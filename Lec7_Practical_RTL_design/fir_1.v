==> flow/design.v <==
`timescale 1ns / 1ps
module fir_1(
    input clk,
    input reset_p,
    input [15:0]x,
    input act,
    output [15:0]y,
    output ready
    );
    parameter L1 = 3'b000, L2 = 3'b001, L3 = 3'b010, Endloop = 3'b011, L4 = 3'b100;
    reg [2:0]state;
    reg [4:0]i;
    reg [31:0]acc;
    reg [15:0]shift_reg[0:10];
    reg [15:0]y;
    reg ready;
    integer j;
    always@( posedge clk or posedge reset_p)begin
        if( reset_p == 1'b1)begin
            state <= 3'b0;
            i <= 5'b0;
            acc <= 32'b0;            
            y <= 16'b0;
            ready <= 1'b1;
            for(j = 0; j < 11; j = j + 1) begin
                shift_reg[j] <= 16'b0;
            end
        end else begin
            case( state)
            L1: begin
                if( act == 1'b1)begin
                    state <= L2;
                    ready <= 1'b0;
                end else begin
                    ready <= 1'b1;
                end
                acc <= 32'b0;
                i   <= 5'd10;
            end
            L2: begin
                if( i == 5'b11111)begin  
                    state <= L4;
                end else begin
                    state <= L3;
                end
            end
            L3: begin
                if( i == 5'd0) begin
                    acc <= acc + (x * 16'b1111111101111000);
                    shift_reg[0] <= x;
                end else begin
                    case( i)
                        5'd10: acc <= acc + (shift_reg[10] * 16'b1111111101111000); 
                        5'd9:  acc <= acc + (shift_reg[ 9] * 16'b1111111001110011); 
                        5'd8:  acc <= acc + (shift_reg[ 8] * 16'b1111111110101001); 
                        5'd7:  acc <= acc + (shift_reg[ 7] * 16'b0000101110111100); 
                        5'd6:  acc <= acc + (shift_reg[ 6] * 16'b0010000010010010); 
                        5'd5:  acc <= acc + (shift_reg[ 5] * 16'b0010101110000110); 
                        5'd4:  acc <= acc + (shift_reg[ 4] * 16'b0010000010010010); 
                        5'd3:  acc <= acc + (shift_reg[ 3] * 16'b0000101110111100);
                        5'd2:  acc <= acc + (shift_reg[ 2] * 16'b1111111110101001);
                        5'd1:  acc <= acc + (shift_reg[ 1] * 16'b1111111001110011);
                        5'd0:  acc <= acc + (shift_reg[ 0] * 16'b1111111101111000);                   
                        default: acc <= acc;
                    endcase
                    case( i)
                    5'd10: shift_reg[10] <= shift_reg[9];
                    5'd9:  shift_reg[ 9] <= shift_reg[8];
                    5'd8:  shift_reg[ 8] <= shift_reg[7];
                    5'd7:  shift_reg[ 7] <= shift_reg[6];
                    5'd6:  shift_reg[ 6] <= shift_reg[5];
                    5'd5:  shift_reg[ 5] <= shift_reg[4];
                    5'd4:  shift_reg[ 4] <= shift_reg[3];
                    5'd3:  shift_reg[ 3] <= shift_reg[2];
                    5'd2:  shift_reg[ 2] <= shift_reg[1];
                    5'd1:  shift_reg[ 1] <= shift_reg[0];
                    default:shift_reg[0] <= 16'b0;
                    endcase
                end
                state <= Endloop;
            end
            Endloop: begin
                i <= i - 1;
                state <= L2;
            end
            L4: begin
                state <= L1;
                y <= acc[31:16];
            end
            default: begin
                state <= 3'b000;
            end
            endcase
        end
    end
endmodule
# Step by step through the tools: fir_1
# The steps from the RTL of fir_1 to its reports follow in flow order.
# Lines are those of the file above, counted from 1.
# The mark - stands for no value.
# design
top_module	fir_1
clock_port	clk
lib	sky130hd
pvt_corner	tt_025C_1v80

# Word-level counts
# Counts by Yosys on the flattened word-level netlist (proc, flatten, opt, wreduce). Print and check cells are left out. Cells with the same type and inputs are merged into one.
# bits
reg_bits	233
wordCells	85
# op_classes
add_sub_neg	12
n_mul	11
eq_ne	18
mux	10
bitwise	1
reduce_logical	17
# ops
op	n
multiplier 16 x 16 -> 32 bit with constant B	4
multiplier 16 x 13 -> 29 bit with constant B	5
multiplier 16 x 10 -> 26 bit with constant B	2
case mux 32 bit (select 10 bit)	1
adder 32 bit	6
adder 32 x 30 -> 32 bit	3
adder 32 x 28 -> 32 bit	2
case mux 32 bit (select 2 bit)	1
two-way mux 32 bit	1
two-way mux 16 bit	2
AND reduction 3 bit	10
== test 5 x 3 -> 1 bit with constant B	4
== test 5 x 4 -> 1 bit with constant B	3
inequality test 12 bit with constant B	1
case mux 3 bit (select 4 bit)	1
OR reduction 10 bit	1
== test 5 x 2 -> 1 bit with constant B	2
case mux 5 bit (select 2 bit)	1
== test 3 x 2 -> 1 bit with constant B	2
two-way mux 3 bit	2
subtractor 5 x 1 -> 5 bit with constant B	1
== test 5 x 1 -> 1 bit with constant B	1
== test 5 bit with constant B	1
logical NOT 5 bit	1
AND reduction 2 bit	2
nonzero test 2 bit	2
== test 3 x 1 -> 1 bit with constant B	1
== test 3 bit with constant B	1
# Other operator kinds: 5; their cells: 5.

# Logic depth
# Longest topological path by Yosys (ltp), each cell counted once; first at word level (registers and memories cut), then after technology mapping (sequential cells cut; the memories' decode and read muxes count).
# logic_depth
depth_word	5
ABC_AREA	0
ltp_mapped	33
ltp_nobuf	32

# Netlist
# Source: synth_stat.txt of the flow (Yosys; design flattened, memories mapped). It holds for the ABC_AREA given above (unset counts as 0); a run with the other value may have another netlist.
# by_type
type	n	type_area_um2
sky130_fd_sc_hd__fa_1	1006	2.01E+04
sky130_fd_sc_hd__ha_1	1160	1.45E+04
sky130_fd_sc_hd__inv_1	1591	5.97E+03
sky130_fd_sc_hd__dfrtp_1	233	5.83E+03
sky130_fd_sc_hd__xnor2_1	220	1.93E+03
sky130_fd_sc_hd__a21oi_1	302	1511.45
sky130_fd_sc_hd__mux2_2	127	1.43E+03
sky130_fd_sc_hd__o21ai_0	285	1.43E+03
sky130_fd_sc_hd__a21o_1	158	1.19E+03
sky130_fd_sc_hd__xor2_1	132	1.16E+03
sky130_fd_sc_hd__nand2_1	255	957.168
sky130_fd_sc_hd__nor2_1	222	833.299
sky130_fd_sc_hd__o21bai_1	48	360.346
sky130_fd_sc_hd__o21a_1	46	345.331
sky130_fd_sc_hd__nand2b_1	55	344.08
sky130_fd_sc_hd__nand3_1	67	335.322
sky130_fd_sc_hd__clkbuf_1	81	304.042
sky130_fd_sc_hd__nor2b_1	46	287.776
# Not listed: further types 76, cells in them 648.
# mapped
stdcells	6682
yosys_area_um2	63791.2
ff_cells	235

# Timing after synthesis
# OpenSTA on the mapped netlist: ideal clock, no wires. The path of least setup slack (recovery checks aside). Input and output delay are each 20% of the period. Register names are those of the netlist, which keeps one name where synthesis merged equal registers.
# synth_path
path_type	input to register
startpoint	input port x[5]
endpoint	register acc[30]
period_ps	12600
setup_ps	124
arrival_time_ps	8907
required_time_ps	12476
path_slack_ps	3569
delay_ps	6511
stages	26
path_buffers	0
period_less_setup_slack_ps	9031
# "delay_ps" is the arrival time less input delay plus setup time.
# "stages" counts driving pins, that of a launching flip-flop among them; a cell with two outputs on the path counts twice.
# "period_less_setup_slack_ps" = period - worst setup slack (recovery checks aside). The figure is calculated, with input and output delays left at 20% of the set period.
# The rows between start and end are the longest chain of elaborated cells between them; the timing report does not say that the signal goes this way. Where chains are equally long, one stands for them.
# A line is the first line of the expression or statement that the cell stems from. Yosys adds cells for indexed reads and writes and turns some case tables into memories.
# At most two assigning lines are given for a register; there are more.
# synth_via
cell_sequence	sky130_fd_sc_hd__fa_1 -> sky130_fd_sc_hd__fa_1 -> sky130_fd_sc_hd__inv_1 -> sky130_fd_sc_hd__fa_1 -> sky130_fd_sc_hd__inv_1 -> sky130_fd_sc_hd__fa_1 -> sky130_fd_sc_hd__fa_1 -> sky130_fd_sc_hd__ha_1 -> sky130_fd_sc_hd__a21oi_1 -> sky130_fd_sc_hd__o21ai_0 -> sky130_fd_sc_hd__a21oi_1 -> sky130_fd_sc_hd__o21bai_1 -> sky130_fd_sc_hd__a211o_1 -> sky130_fd_sc_hd__a2111o_1 -> sky130_fd_sc_hd__a31oi_1 -> sky130_fd_sc_hd__o21bai_1 -> sky130_fd_sc_hd__xor2_1 -> sky130_fd_sc_hd__ha_1 -> sky130_fd_sc_hd__a21o_1 -> sky130_fd_sc_hd__a21oi_1 -> sky130_fd_sc_hd__o22ai_1 -> sky130_fd_sc_hd__a211o_1 -> sky130_fd_sc_hd__or4_1 -> sky130_fd_sc_hd__a32oi_1 -> sky130_fd_sc_hd__a21oi_1 -> sky130_fd_sc_hd__o31a_1
elab_chain_cells	4
# synth_rtl
element	line_no	source
from (decl)	5	input [15:0]x,
multiplier 16 x 13 -> 29 bit	49	acc <= acc + (x * 16'b1111111101111000);
adder 32 bit	49
two-way mux 32 bit	48	if( i == 5'd0) begin
case mux 32 bit (select 2 bit)	29	case( state)
to (assign)	49
to (assign)	53	5'd10: acc <= acc + (shift_reg[10] * 16'b1111111101111000);
to (decl)	13	reg [31:0]acc;

# Worst path after layout
# From the final timing report of record 1: the path of least setup slack in the routed layout; clock arrival at registers is part of the times.
# The path's times are printed in steps of 10 ps; the period is the one set.
# layout_path
path_type	input to register
startpoint	input port x[6]
endpoint	register acc[31]
period_ps	9080
setup_ps	80
arrival_time_ps	9250
required_time_ps	9640
path_slack_ps	390
stages	30
path_buffers	2
# The rows between start and end are the longest chain of elaborated cells between them; the timing report does not say that the signal goes this way. Where chains are equally long, one stands for them.
# At most two assigning lines are given for a register; there are more.
# layout_via
cell_sequence	sky130_fd_sc_hd__clkdlybuf4s50_1 -> sky130_fd_sc_hd__buf_4 -> sky130_fd_sc_hd__fa_1 -> sky130_fd_sc_hd__fa_1 -> sky130_fd_sc_hd__fa_1 -> sky130_fd_sc_hd__inv_1 -> sky130_fd_sc_hd__fa_1 -> sky130_fd_sc_hd__fa_1 -> sky130_fd_sc_hd__inv_1 -> sky130_fd_sc_hd__ha_1 -> sky130_fd_sc_hd__o21a_1 -> sky130_fd_sc_hd__o31a_1 -> sky130_fd_sc_hd__o211a_1 -> sky130_fd_sc_hd__a221oi_2 -> sky130_fd_sc_hd__nor2b_1 -> sky130_fd_sc_hd__o21ai_0 -> sky130_fd_sc_hd__nand2b_1 -> sky130_fd_sc_hd__a21oi_1 -> sky130_fd_sc_hd__xnor2_1 -> sky130_fd_sc_hd__ha_1 -> sky130_fd_sc_hd__nand3_1 -> sky130_fd_sc_hd__a2111oi_0 -> sky130_fd_sc_hd__o31a_1 -> sky130_fd_sc_hd__o221ai_1 -> sky130_fd_sc_hd__o21ai_1 -> sky130_fd_sc_hd__a31oi_1 -> sky130_fd_sc_hd__xnor2_1 -> sky130_fd_sc_hd__a21oi_1 -> sky130_fd_sc_hd__o21ai_0 -> sky130_fd_sc_hd__a32oi_1
elab_chain_cells	4
# layout_rtl
element	line_no	source
from (decl)	5	input [15:0]x,
multiplier 16 x 13 -> 29 bit	49	acc <= acc + (x * 16'b1111111101111000);
adder 32 bit	49
two-way mux 32 bit	48	if( i == 5'd0) begin
case mux 32 bit (select 2 bit)	29	case( state)
to (assign)	49
to (assign)	53	5'd10: acc <= acc + (shift_reg[10] * 16'b1111111101111000);
to (decl)	13	reg [31:0]acc;

# Settings and measured results of 2 stored flow runs for module fir_1 (sky130hd), not sorted in any way. The constraints put input and output delay at 20% of the set period each and load the outputs with 0.01 pF.
# "fin_power_w" is the tool's figure for a default switching activity; nothing was simulated.
# Among the settings, - means not set for that run.
run name	period_ns	CAP_MARGIN	CORE_MARGIN	CORE_UTILIZATION	SLEW_MARGIN	SETUP_SLACK_MARGIN	PLACE_DENSITY	CELL_PAD_IN_SITES_GLOBAL_PLACEMENT	CELL_PAD_IN_SITES_DETAIL_PLACEMENT	TNS_END_PERCENT	CTS_CLUSTER_DIAMETER	MIN_ROUTING_LAYER	MAX_ROUTING_LAYER	ws_setup_ps	worst_hold_slack_ps	finish.utilization_pct	final_setup_tns_ps	die_um2	final_stdcell_area_um2	yosys.chip_area_um2	fin_power_w
record 1	9.08	20	2	40	20	-	-	-	-	-	-	-	-	388	475	43.6	0	162687.0	69058.7	63791.2	0.011856
record 2	13.6	10	2	41	20	2.63	0.53	2	1	85	393	met1	met4	3430	494	44.3	0	158758.0	68358.1	63791.2	0.007314
