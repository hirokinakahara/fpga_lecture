==> flow/design.v <==
`timescale 1ns / 1ps
module fir_pipe_1(
    input clk,
    input reset_p,
    input [15:0]x,
    output [15:0]y
    );
    wire [15:0]w_x[0:9];
    wire [31:0]w_acc[0:9];
    wire [31:0]tmp_y;
    FIR_stage state_0_inst( .clk( clk), .reset_p( reset_p), .x_in( x), .acc_in( 32'b0), 
        .coef( 16'b1111111101111000), .x_out( w_x[0]), .acc_out( w_acc[0]));
    FIR_stage state_1_inst( .clk( clk), .reset_p( reset_p), .x_in( w_x[0]), .acc_in( w_acc[0]), 
        .coef( 16'b1111111001110011), .x_out( w_x[1]), .acc_out( w_acc[1]));
    FIR_stage state_2_inst( .clk( clk), .reset_p( reset_p), .x_in( w_x[1]), .acc_in( w_acc[1]), 
        .coef( 16'b1111111110101001), .x_out( w_x[2]), .acc_out( w_acc[2]));
    FIR_stage state_3_inst( .clk( clk), .reset_p( reset_p), .x_in( w_x[2]), .acc_in( w_acc[2]), 
        .coef( 16'b0000101110111100), .x_out( w_x[3]), .acc_out( w_acc[3]));
    FIR_stage state_4_inst( .clk( clk), .reset_p( reset_p), .x_in( w_x[3]), .acc_in( w_acc[3]), 
        .coef( 16'b0010000010010010), .x_out( w_x[4]), .acc_out( w_acc[4]));
    FIR_stage state_5_inst( .clk( clk), .reset_p( reset_p), .x_in( w_x[4]), .acc_in( w_acc[4]), 
        .coef( 16'b0010101110000110), .x_out( w_x[5]), .acc_out( w_acc[5]));
    FIR_stage state_6_inst( .clk( clk), .reset_p( reset_p), .x_in( w_x[5]), .acc_in( w_acc[5]), 
        .coef( 16'b0010000010010010), .x_out( w_x[6]), .acc_out( w_acc[6]));
    FIR_stage state_7_inst( .clk( clk), .reset_p( reset_p), .x_in( w_x[6]), .acc_in( w_acc[6]), 
        .coef( 16'b0000101110111100), .x_out( w_x[7]), .acc_out( w_acc[7]));
    FIR_stage state_8_inst( .clk( clk), .reset_p( reset_p), .x_in( w_x[7]), .acc_in( w_acc[7]), 
        .coef( 16'b1111111110101001), .x_out( w_x[8]), .acc_out( w_acc[8]));
    FIR_stage state_9_inst( .clk( clk), .reset_p( reset_p), .x_in( w_x[8]), .acc_in( w_acc[8]), 
        .coef( 16'b1111111001110011), .x_out( w_x[9]), .acc_out( w_acc[9]));
    FIR_stage state_10_inst( .clk( clk), .reset_p( reset_p), .x_in( w_x[9]), .acc_in( w_acc[9]), 
        .coef( 16'b1111111101111000), .x_out( ), .acc_out( tmp_y));
    assign y = tmp_y[31:16];
endmodule
module FIR_stage(
    input clk,
    input reset_p,
    input [15:0]x_in,
    input [31:0]acc_in,
    input [15:0]coef,
    output [15:0]x_out,
    output [31:0]acc_out
);
    reg [15:0]shift_reg;
    reg [15:0]pipe_reg_in;
    reg [31:0]pipe_reg_acc;
    always@( posedge clk or posedge reset_p)begin
        if( reset_p == 1'b1)begin
            shift_reg <= 16'b0;
            pipe_reg_in <= 16'b0;
            pipe_reg_acc <= 16'b0;
        end else begin
            pipe_reg_in <= x_in;
            shift_reg <= pipe_reg_in;
            pipe_reg_acc <= acc_in;
        end
    end
    assign x_out = shift_reg;
    assign acc_out = pipe_reg_acc + (coef * shift_reg);
endmodule
[Step by step through the tools: fir_pipe_1]
Tool output for the design above, in the order of the flow.
Lines are those of the file above, counted from 1.
Library cell names are shortened.
A cell with -- has no value.
Design
  top module: fir_pipe_1
  clock port: clk
  standard-cell library: sky130hd
  library corner: tt_025C_1v80

[Word-level counts]
Yosys after proc, flatten, opt, wreduce and memory -nomap, before mapping. Enables and synchronous resets that opt folds into registers are not counted as muxes. Print and check cells are not counted. Equal cells are merged and count once.
Word-level totals
  register bits after elaboration: 669
  elaborated cells: 53
  input port bits: 18
Operators by class
  $add $sub $neg: 10
  multiply operators: 11
Operators by type and width (number)
  multiplier 16 x 16 -> 32 bit with constant A: 4
  multiplier 13 x 16 -> 29 bit with constant A: 5
  multiplier 10 x 16 -> 26 bit with constant A: 2
  adder 32 bit: 10

[Longest topological paths]
Depth = most cells in a row (Yosys ltp): at word level without a register or memory, in the mapped netlist without a sequential cell, where the memories' decode and read muxes count.
Depth
  depth in word-level cells: 2
  ABC_AREA: 0
  depth in mapped cells: 30
  gate-level depth less buffers: 29

[After synthesis]
Source: synth_stat.txt of the flow (Yosys; design flattened, memories mapped). It holds for the ABC_AREA given above (unset counts as 0); a run with the other value may have another netlist.
Cells by type
  fa_1: number 993, total area 1.99E+04 um^2
  dfrtp_1: number 664, total area 1.66E+04 um^2
  ha_1: number 1225, total area 15327.2 um^2
  inv_1: number 1708, total area 6.41E+03 um^2
  xnor2_1: number 290, total area 2.54E+03 um^2
  a21oi_1: number 359, total area 1.8E+03 um^2
  a21o_1: number 218, total area 1636.57 um^2
  xor2_1: number 105, total area 919.632 um^2
  o21ai_0: number 173, total area 865.83 um^2
  nor2_1: number 222, total area 833.299 um^2
  nand2_1: number 161, total area 604.33 um^2
  o21a_1: number 50, total area 375.36 um^2
  o21bai_1: number 48, total area 360.346 um^2
  nand2b_1: number 55, total area 344.08 um^2
  nand3_1: number 66, total area 330.317 um^2
  nor2b_1: number 52, total area 325.312 um^2
  a31oi_1: number 45, total area 281.52 um^2
  a211oi_1: number 37, total area 277.766 um^2
Other cell types: 59; their cells: 461.
Mapped netlist
  mapped cells: 6932
  chip area (Yosys): 0.073005 mm^2
  mapped flip-flops: 664
The figures by module come from a second, unflattened synthesis with its own total; it is not the netlist above.
Unflattened totals
  cells (unflattened synthesis): 13081
  area (unflattened synthesis): 0.1232294 mm^2
Rows give one instance, submodules left out.
Modules
  FIR_stage: cells 1189, instances 11, area 0.011202 mm^2, seq. area 0.0016015 mm^2
  fir_pipe_1: cells 2, instances 1, area 0.0000075 mm^2, seq. area 0 mm^2

[Path before layout]
Source: OpenSTA report_checks on the synthesized netlist (no wires, ideal clock, input and output delay 20% of the period each), path of least setup slack; recovery checks are left aside. Register names are those of the netlist, which keeps one name where synthesis merged equal registers.
Timing path post-synthesis
  path kind: flip-flop to output port
  from: register state_10_inst.shift_reg[7]
  to: output y[15]
  arrival time: 6.678 ns
  setup slack: -0.126 ns
  clock period: 8.19 ns
  output delay: 1.638 ns
  path delay: 6.678 ns
  required time: 6.552 ns
  driving pins on the path: 25
  period reached after synthesis: 8.316 ns
"path delay" = arrival - input delay + setup time.
At an output port there is no setup time.
"driving pins on the path": output pins that drive a net of the path, with the launching flip-flop's if there is one; two outputs of one cell count as two.
"period reached after synthesis" = period - worst setup slack (recovery checks aside). The figure is calculated, with input and output delays left at 20% of the set period.
The rows between start and end are the longest chain of elaborated cells between them; the timing report does not say that the signal goes this way. Where chains are equally long, one stands for them.
A line is the first line of the expression or statement that the cell stems from. Yosys adds cells for indexed reads and writes and turns some case tables into memories.
Between the ends, post-synthesis
  cells stage by stage: dfrtp_1 -> fa_1 -> fa_1 -> fa_1 -> fa_1 -> inv_1 -> fa_1 -> inv_1 -> ha_1 -> a2111o_1 -> o221ai_1 -> o211ai_1 -> a2111oi_2 -> nor2_1 -> xnor2_1 -> ha_1 -> a21o_1 -> a21oi_1 -> o21bai_1 -> a21o_1 -> a21o_1 -> nand2_1 -> o21ai_0 -> a311oi_1 -> xor2_1
  length of the longest elaborated chain: 2
  elaborated cells on any way between the ends: 2
  source lines of those cells: 1
  those cells by class: add/sub: 1; mul: 1
Ends and longest elaborated chain, post-synthesis
  from (decl): line 44  | reg [15:0]shift_reg;
  from (assign): line 49  | shift_reg <= 16'b0;
  from (assign): line 54  | shift_reg <= pipe_reg_in;
  multiplier 13 x 16 -> 29 bit: line 59  | assign acc_out = pipe_reg_acc + (coef * shift_reg);
  adder 32 bit: line 59
  to (decl): line 6  | output [15:0]y

[Worst path after layout]
From the final timing report of flow run A: the path of least setup slack in the routed layout; clock arrival at registers is part of the times.
Timing path after layout
  path kind: flip-flop to output port
  from: register state_10_inst.shift_reg[7]
  to: output y[15]
  driving pins on the path: 26
  output delay: 2.16 ns
  clock period: 10.8 ns
  setup slack: 0.30 ns
  required time: 8.64 ns
  arrival time: 8.34 ns
The rows between start and end are the longest chain of elaborated cells between them; the timing report does not say that the signal goes this way. Where chains are equally long, one stands for them.
Between the ends, after layout
  cells stage by stage: dfrtp_2 -> fa_2 -> fa_1 -> fa_1 -> fa_1 -> inv_1 -> fa_1 -> inv_1 -> ha_1 -> a2111o_1 -> o221ai_2 -> o211ai_1 -> a2111oi_4 -> nor2_1 -> xnor2_1 -> ha_1 -> a21o_1 -> a21oi_1 -> o21bai_1 -> a21o_1 -> a21o_1 -> nand2_1 -> o21ai_0 -> a311oi_1 -> xor2_1 -> clkdlybuf4s50_1
  length of the longest elaborated chain: 2
  elaborated cells on any way between the ends: 2
  source lines of those cells: 1
  those cells by class: add/sub: 1; mul: 1
Ends and longest elaborated chain, after layout
  from (decl): line 44  | reg [15:0]shift_reg;
  from (assign): line 49  | shift_reg <= 16'b0;
  from (assign): line 54  | shift_reg <= pipe_reg_in;
  multiplier 13 x 16 -> 29 bit: line 59  | assign acc_out = pipe_reg_acc + (coef * shift_reg);
  adder 32 bit: line 59
  to (decl): line 6  | output [15:0]y

Ticket comment

Stored flow runs of fir_pipe_1 (2 of them; Yosys, OpenROAD, sky130hd). They differ in their settings and are not a sequence. Constraints: input delay and output delay 20% of the set period each, output load 0.01 pF.
"achieved clock period" means the clock period less the worst setup slack. The figure is calculated, with input and output delays left at 20% of the set period.
"worst setup path time": the worst setup path's part of the clock period (all of it between registers, 20% less for each end at a port) less its slack. A launch clock that arrives late makes it longer, a capture clock that arrives late makes it shorter.

Flow run A
==> flow/run.sh <==
#!/bin/bash
# the make line also repeats the synthesis and layout settings of config.mk as NAME=value (left out here)
make -C /OpenROAD-flow-scripts/flow DESIGN_CONFIG=/design/flow/config.mk WORK_HOME=/design/flow/orfs CLKGATE_MAP_FILE= finish
==> flow/config.mk <==
export PLATFORM = sky130hd
export DESIGN_NAME = fir_pipe_1
export DESIGN_NICKNAME = fir_pipe_1
export VERILOG_FILES = /design/flow/design.v
export SDC_FILE = /design/flow/constraint.sdc
export NUM_CORES = 4
export LEC_CHECK = 0
export ABC_AREA = 0
export CAP_MARGIN = 20
export CELL_PAD_IN_SITES_DETAIL_PLACEMENT = 0
export CORE_MARGIN = 3
export CORE_UTILIZATION = 63
export GPL_ROUTABILITY_DRIVEN = 0
export PLACE_DENSITY_LB_ADDON = 0.26
export SLEW_MARGIN = 25
==> flow/constraint.sdc <==
create_clock -name core_clock -period 10.8 [get_ports {clk}]
set_input_delay 2.1600 -clock core_clock [delete_from_list [all_inputs] [get_ports {clk}]]
set_output_delay 2.1600 -clock core_clock [all_outputs]
set_load 0.01 [all_outputs]

==> results of flow run A <==
chip area after synthesis (Yosys): 0.073005 mm^2
die area: 0.12 mm^2
standard-cell area of the final layout: 0.0777721 mm^2
utilization: 0.678
worst setup slack after layout: 0.299 ns
total negative slack: 0.000 ns
worst hold slack: 0.341 ns
achieved clock period: 10.501 ns
worst setup path time: 8.34 ns
worst setup path kind: flip-flop to output port

Flow run B
==> flow/run.sh <==
#!/bin/bash
# the make line also repeats the synthesis and layout settings of config.mk as NAME=value (left out here)
make -C /OpenROAD-flow-scripts/flow DESIGN_CONFIG=/design/flow/config.mk WORK_HOME=/design/flow/orfs CLKGATE_MAP_FILE= finish
==> flow/config.mk <==
export PLATFORM = sky130hd
export DESIGN_NAME = fir_pipe_1
export DESIGN_NICKNAME = fir_pipe_1
export VERILOG_FILES = /design/flow/design.v
export SDC_FILE = /design/flow/constraint.sdc
export NUM_CORES = 4
export LEC_CHECK = 0
export CAP_MARGIN = 20
export CORE_ASPECT_RATIO = 0.58
export CORE_MARGIN = 9
export CORE_UTILIZATION = 59
export CTS_CLUSTER_SIZE = 10
export GPL_ROUTABILITY_DRIVEN = 1
export PLACE_DENSITY = 0.82
export SETUP_SLACK_MARGIN = -0.49
export SLEW_MARGIN = 20
==> flow/constraint.sdc <==
create_clock -name core_clock -period 7.48 [get_ports {clk}]
set_input_delay 1.4960 -clock core_clock [delete_from_list [all_inputs] [get_ports {clk}]]
set_output_delay 1.4960 -clock core_clock [all_outputs]
set_load 0.01 [all_outputs]

==> results of flow run B <==
chip area after synthesis (Yosys): 0.073005 mm^2
die area: 0.137197 mm^2
standard-cell area of the final layout: 0.0796389 mm^2
utilization: 0.654
worst setup slack after layout: -1.395 ns
total negative slack: -15.963 ns
worst hold slack: 0.329 ns
achieved clock period: 8.875 ns
worst setup path time: 7.38 ns
worst setup path kind: flip-flop to output port
